==> flow/design.v <==
`timescale 1ns / 1ps
module UnidadControl(
    input clk, start, reset, 
	 input [4:0] op, 
	 input [3:0] regestado,
	 input [2:0] condicion,
	 output reg wmem,rmem,clpc, ipc, wir,wmar,inm, wreg, rac,wac,s,r,ta,tb,
	 output reg wpc,rpc,wsreg, isp,dsp,rsp,prsp, enable_mux_carry);
    reg [4:0] state, next_state;
	 parameter [4:0]Ins_STOP=5'b10111,
						 Ins_ST =5'b00000,
						 Ins_LD= 5'b00001,
						 Ins_STS=5'b00010,
						 Ins_LDS=5'b00011,
						 Ins_LDI=5'b11111,
						 Ins_ADD=5'b01000,
						 Ins_SUB=5'b01010,
						 Ins_SUBI=5'b11010,
						 Ins_MOV=5'b01111,
						 Ins_CALL=5'b00100,
						 Ins_RET=5'b00101,
						 Ins_BRxx=5'b00110,
						 Ins_JMP=5'b00111,
						 Ins_CP=5'b01011,
						 Ins_CPI=5'b11011,
						 Ins_SBCI= 5'b11100;
	parameter [4:0] State_Stop=0, 
						 State_Execute_S1=1,
						 State_Execute_S2=2,
						 State_Execute_LDS_S1=3,
						 State_Execute_LDS_S2=4,
						 State_Execute_STS_S1=5,
						 State_Execute_STS_S2=6,
						 State_Execute_LD_S1=7,
						 State_Execute_LD_S2=8,
						 State_Execute_ST_S1=9,
						 State_Execute_ST_S2=10,
						 State_Execute_JMP=11,
						 State_Execute_CALL_S1=12,
						 State_Execute_CALL_S2=13,
						 State_Execute_CALL_S3=14,
						 State_Execute_RET_S1=15,
						 State_Fetch = 5'b11111;
	always @(posedge clk, posedge reset)
		if(reset)
			state <= State_Stop;
		else
			state <= next_state;
	always @(*)
		begin
			{clpc, ipc, rpc,wpc,inm,wmar,rmem,wmem,wir,rac,wac, wreg,s,r,ta,tb,prsp,isp,dsp,rsp,wsreg}=0;
			next_state=State_Stop;
			case(state)
			State_Stop:   
				if(start)
					begin
						clpc=1;   
						prsp=1;
						next_state=State_Fetch;
					end	
			State_Fetch:  
				begin
					wir=1;   
					ipc=1;   
					next_state=State_Execute_S1;
				end
			State_Execute_S1:	 
				begin
					case(op)
					Ins_STOP: 
							next_state = State_Stop;
					Ins_ADD: 
						begin
							wac=1;
							wsreg=1;   
							s=1;		 
							next_state=State_Execute_S2;
						end
					Ins_SUB:
						begin
							wac=1;
							wsreg=1;   
							r=1;	    
							next_state=State_Execute_S2;
						end
					Ins_SUBI:
						begin
							wac=1;
							wsreg=1;  
							r=1;
							inm=1;	 
							next_state=State_Execute_S2;
						end
					Ins_SBCI: 
						begin
							wac=1;
							r=1;
							inm=1;	 
							wsreg = 1;   
							enable_mux_carry=1; 		 
							next_state=State_Execute_S2;
						end
					Ins_MOV:
						begin
							ta=1;
							wac=1;	 
							next_state=State_Execute_S2;
						end
					Ins_LDI:
						begin
							wac=1;
							tb=1;
							inm=1;	 
							next_state=State_Execute_S2;
						end
					Ins_LDS:
						begin
							wac=1;
							tb=1;
							inm=1;	 
							next_state=State_Execute_LDS_S1;
						end
					Ins_STS:
						begin
							wac=1;
							tb=1;
							inm=1;  
							next_state=State_Execute_STS_S1;
						end
					Ins_LD:
						begin
							wac=1;  
							tb=1;
							next_state=State_Execute_LD_S1;
						end
					Ins_ST:
						begin
							wac=1;
							tb=1;	 
							next_state=State_Execute_ST_S1;
						end
					Ins_CALL:
						begin
							wac=1;
							tb=1;
							dsp=1;   
							inm=1;   
							next_state=State_Execute_CALL_S1;
						end
					Ins_RET:
						begin
							wmar =1;
							rsp =1;  
							next_state=State_Execute_RET_S1;
						end
				   Ins_BRxx:
						begin
							next_state=State_Fetch;
							case(condicion)
							0:  
								if( regestado[1])
									begin
										wac=1;
										tb=1;
										inm=1;  
										next_state=State_Execute_JMP;
									end
							1:  
								if( regestado[3])
									begin
										wac=1;
										tb=1;
										inm=1;  
										next_state=State_Execute_JMP;
									end
							2:  
								if( regestado[0])
									begin
										wac=1;
										tb=1;
										inm=1;  
										next_state=State_Execute_JMP;
									end
							3:  
								if( regestado[0]^regestado[2])
									begin
										wac=1;
										tb=1;
										inm=1;  
										next_state=State_Execute_JMP;
									end
							endcase
						end
					Ins_JMP:
						begin
							wac=1;
							tb=1;	
							inm=1;   
							next_state=State_Execute_JMP;
						end
				   Ins_CP:
						begin
							r=1;    
							wsreg=1;  
							next_state=State_Fetch;
						end
					Ins_CPI:
						begin
							r=1;   
							wsreg=1;  
							inm=1;
							next_state=State_Fetch;
						end
					default: next_state=State_Stop;
					endcase
				end
			State_Execute_RET_S1:
				begin
					wpc=1;
					rmem=1;  
					isp = 1;  
					next_state=State_Fetch;
				end
			State_Execute_CALL_S1:
				begin
					wmar=1;
					rsp=1;  
					next_state=State_Execute_CALL_S2;
				end
			State_Execute_CALL_S2:
				begin
					wmem=1;
					rpc=1;	 
					next_state=State_Execute_CALL_S3;
				end
			State_Execute_CALL_S3:
				begin
					rac=1;
					wpc =1;  
					next_state=State_Fetch;
				end
			State_Execute_JMP:
				begin
					wpc=1;
					rac=1;    
					next_state=State_Fetch;
				end
			State_Execute_S2: 
				begin
					wreg=1;
					rac=1;	 
					next_state=State_Fetch;
				end
			State_Execute_LDS_S1:  
				begin
					wmar=1;
					rac=1;	 
					next_state=State_Execute_LDS_S2;
				end
			State_Execute_LDS_S2:
				begin
					wreg=1;
					rmem=1;	 
					next_state=State_Fetch;
				end
			State_Execute_STS_S1:
				begin
					rac=1;  
					wmar=1;  
					wac=1; 
					ta=1;  
					next_state=State_Execute_STS_S2;
				end
			State_Execute_STS_S2:
				begin
					rac=1;
					wmem=1;  
					next_state=State_Fetch;
				end
			State_Execute_LD_S1:
				begin
					wmar=1;
					rac=1;    
					next_state=State_Execute_LD_S2;
				end
			State_Execute_LD_S2:
				begin
					wreg=1;  
					rmem=1;  
					next_state=State_Fetch;
				end
			State_Execute_ST_S1:
				begin
					wmar=1;
					rac=1;	 
					wac=1;    
					ta=1; 		
					next_state=State_Execute_ST_S2;
				end
			State_Execute_ST_S2:
				begin
					rac=1;    
					wmem=1;
					next_state=State_Fetch;
				end
			default: next_state=State_Stop;
			endcase
		end
endmodule
# == Reports on UnidadControl ==
# The steps from the RTL of UnidadControl to its reports follow in flow order.
# Lines are those of the file above, counted from 1.
# The mark n/a stands for no value.
# design
design,UnidadControl
clock_port,clk
lib,sky130hd
pvt_corner,tt_025C_1v80

# == After elaboration ==
# Counts by Yosys on the flattened word-level netlist (proc, flatten, opt, wreduce; memories kept). Register bits leave out memories and registers merged into their read ports (data or address); mux counts leave out enables and synchronous resets folded into registers. Print and check cells are left out. Cells with the same type and inputs are merged into one.
# word_totals
reg_bits,5
in_bits,15
out_inout_bits,22
elab_cells,96
# classes
eq_ne,34
muxes,42
logic,1
reduce_logical,18
# op_table
cell,n
parallel mux 5 bit (select 10 bit),2
equality test 5 x 4 -> 1 bit with constant B,12
equality test 5 x 3 -> 1 bit with constant B,8
two-way mux 1 bit,26
equality test 5 bit with constant B,5
two-way mux 5 bit,5
equality test 5 x 2 -> 1 bit with constant B,4
parallel mux 5 bit (select 4 bit),1
OR reduction 8 bit,2
parallel mux 1 bit (select 2 bit),7
OR reduction 12 bit,1
OR reduction 3 bit,4
OR reduction 6 bit,2
equality test 5 x 1 -> 1 bit with constant B,2
logical NOT 5 bit,2
OR reduction 5 bit,2
OR reduction 9 bit,1
OR reduction 7 bit,1
equality test 3 x 2 -> 1 bit with constant B,2
OR reduction 2 bit,2
parallel mux 1 bit (select 4 bit),1
equality test 3 x 1 -> 1 bit with constant B,1
logical NOT 3 bit,1
XOR 1 bit,1

# == Depth ==
# Yosys ltp: most cells in a row. Word level: on the elaborated netlist, between registers, memories and ports. Mapped: between sequential cells and ports; inverters and the memories' decode and read muxes count.
# depth
word_depth,5
ABC_AREA,0
mapped_depth,5
depth_no_buf,4

# == Synthesis result ==
# The flow's flattened synthesis, as Yosys stat reports it; memories are mapped. The netlist is that of the ABC_AREA named above (0 if unset); the other value can give another one.
# mapped
mapped_cells,109
mapped_area_um2,962.2
sequential_area_um2,426.7
ff_cells,17
buffers,9
# types
cell,n,type_area_um2
sky130_fd_sc_hd__dfrtp_1,16,400.384
sky130_fd_sc_hd__nand2_1,15,56.304
sky130_fd_sc_hd__nor2b_1,5,31.28
sky130_fd_sc_hd__or3_1,5,31.28
sky130_fd_sc_hd__nor2_1,8,30.029
sky130_fd_sc_hd__dfstp_2,1,26.275
sky130_fd_sc_hd__buf_4,3,22.522
sky130_fd_sc_hd__nor3_1,4,20.019
sky130_fd_sc_hd__o21ai_0,4,20.019
sky130_fd_sc_hd__clkbuf_1,5,18.768
sky130_fd_sc_hd__inv_1,5,18.768
sky130_fd_sc_hd__or2_2,3,18.768
sky130_fd_sc_hd__a211oi_1,2,15.014
sky130_fd_sc_hd__a21oi_1,3,15.014
sky130_fd_sc_hd__nor3b_1,2,15.014
sky130_fd_sc_hd__or4b_4,1,13.763
sky130_fd_sc_hd__nand2b_1,2,12.512
sky130_fd_sc_hd__buf_6,1,11.261
# Other cell types: 23; their cells: 24.

# == Timing after synthesis ==
# Path of least setup slack by OpenSTA after synthesis, without wires, with an ideal clock, recovery checks aside; 20% of the period is set as input and as output delay. Where synthesis merged equal registers, the netlist keeps one of their names.
# synth_path
kind,input to output
startpoint,in op[3]
endpoint,out inm
tclk_ns,3.5
input_delay_ns,0.700
output_delay_ns,0.700
launch_ns,0.700
arrival_time_ns,2.036
t_required_ns,2.800
setup_slack_ns,0.764
delay_ns,1.336
stages,5
n_path_buf,1
synth_period_reached_ns,2.736
# "delay_ns" = arrival - input delay + setup time.
# At an output port there is no setup time.
# "stages" counts driving pins, that of a launching flip-flop among them; a cell with two outputs on the path counts twice.
# "synth_period_reached_ns" = period - worst setup slack (recovery checks aside). The figure is calculated, with input and output delays left at 20% of the set period.
# The rows between start and end are the longest chain of elaborated cells between them; the timing report does not say that the signal goes this way. Where chains are equally long, one stands for them.
# Each line given opens the expression or statement behind the cell; cells for indexed reads and writes are added by Yosys, which also makes memories of some case tables.
# synth_via
path_cell_list,sky130_fd_sc_hd__buf_6 -> sky130_fd_sc_hd__or4b_4 -> sky130_fd_sc_hd__or3_1 -> sky130_fd_sc_hd__a211o_1 -> sky130_fd_sc_hd__nand2_1
elab_chain_len,4
cone_cells,12
lines_between,2
classes_between,eq/ne: 9; mux: 2; reduce/logical: 1
# synth_rtl
element,line_no,source
"start, declared",4,"input [4:0] op,"
equality test 5 bit,69,case(op)
OR reduction 8 bit,n/a,
parallel mux 1 bit (select 2 bit),69,
two-way mux 1 bit,53,case(state)
"end, declared",7,"output reg wmem,rmem,clpc, ipc, wir,wmar,inm, wreg, rac,wac,s,r,ta,tb,"

# == Path in the finished layout ==
# Path of least setup slack in the final report of job 1 (OpenROAD, finished layout, wires in). Where an end is a register, its clock arrival counts in the times.
# layout_path
kind,input to output
startpoint,in op[3]
endpoint,out inm
tclk_ns,3.05
input_delay_ns,0.61
output_delay_ns,0.61
launch_ns,0.61
arrival_time_ns,2.34
t_required_ns,2.44
setup_slack_ns,0.10
stages,6
n_path_buf,2
# The rows between start and end are the longest chain of elaborated cells between them; the timing report does not say that the signal goes this way. Where chains are equally long, one stands for them.
# layout_via
path_cell_list,sky130_fd_sc_hd__clkdlybuf4s50_1 -> sky130_fd_sc_hd__or4b_4 -> sky130_fd_sc_hd__or3_1 -> sky130_fd_sc_hd__a211o_1 -> sky130_fd_sc_hd__nand2_1 -> sky130_fd_sc_hd__buf_2
elab_chain_len,4
cone_cells,12
lines_between,2
classes_between,eq/ne: 9; mux: 2; reduce/logical: 1
# layout_rtl
element,line_no,source
"start, declared",4,"input [4:0] op,"
equality test 5 bit,69,case(op)
OR reduction 8 bit,n/a,
parallel mux 1 bit (select 2 bit),69,
two-way mux 1 bit,53,case(state)
"end, declared",7,"output reg wmem,rmem,clpc, ipc, wir,wmar,inm, wreg, rac,wac,s,r,ta,tb,"

# 2 stored runs of UnidadControl in the flow (synthesis by Yosys, layout by OpenROAD, sky130hd cells), in arbitrary order. Constraints: input delay and output delay 20% of the set period each, output load 0.01 pF.
# "clock_period_reached_ns" means the clock period less the worst setup slack. The figure is calculated, with input and output delays left at 20% of the set period.
# "worst_setup_path_time_ns" is the time allowed to the run's worst setup path (the clock period less input and output delay, where it has them) less its slack. Clock arrival times count: a late capture clock shortens it, a late launch clock lengthens it.
# By "totalPower_mw" is meant OpenSTA's value without simulated activity: inputs other than the clock are taken to toggle once in ten clock periods, and the tool carries that through the logic.
# A setting shown as n/a is not set for that run.
# Among the results, n/a means that no value is shown for the run.
setting or result,job 1,job 2
period_ns,3.05,4.33
CAP_MARGIN,20,25
CORE_MARGIN,2,2
CORE_UTILIZATION,40,62
SLEW_MARGIN,20,35
SETUP_SLACK_MARGIN,n/a,0.73
PLACE_DENSITY_LB_ADDON,n/a,0.12
HOLD_SLACK_MARGIN,n/a,-0.01
CORE_ASPECT_RATIO,n/a,1.06
CELL_PAD_IN_SITES_DETAIL_PLACEMENT,n/a,2
TNS_END_PERCENT,n/a,40
ABC_AREA,n/a,1
GPL_ROUTABILITY_DRIVEN,n/a,0
MAX_ROUTING_LAYER,n/a,met4
worst_setup_path_time_ns,1.73,n/a
worst_path_kind,input to output,n/a
finish.stdcell_area_um2,1393.8,n/a
die_um2,2813.8,n/a
fin_ws_ns,0.096,n/a
ws_hold_ns,0.388,n/a
totalPower_mw,0.5328,n/a
finish.utilization_frac,0.624,n/a
synth_area_um2,962.2,n/a
final_setup_tns_ns,0.000,n/a
clock_period_reached_ns,2.954,n/a
# Job 2: did not finish, placement stopped with FLW-0024
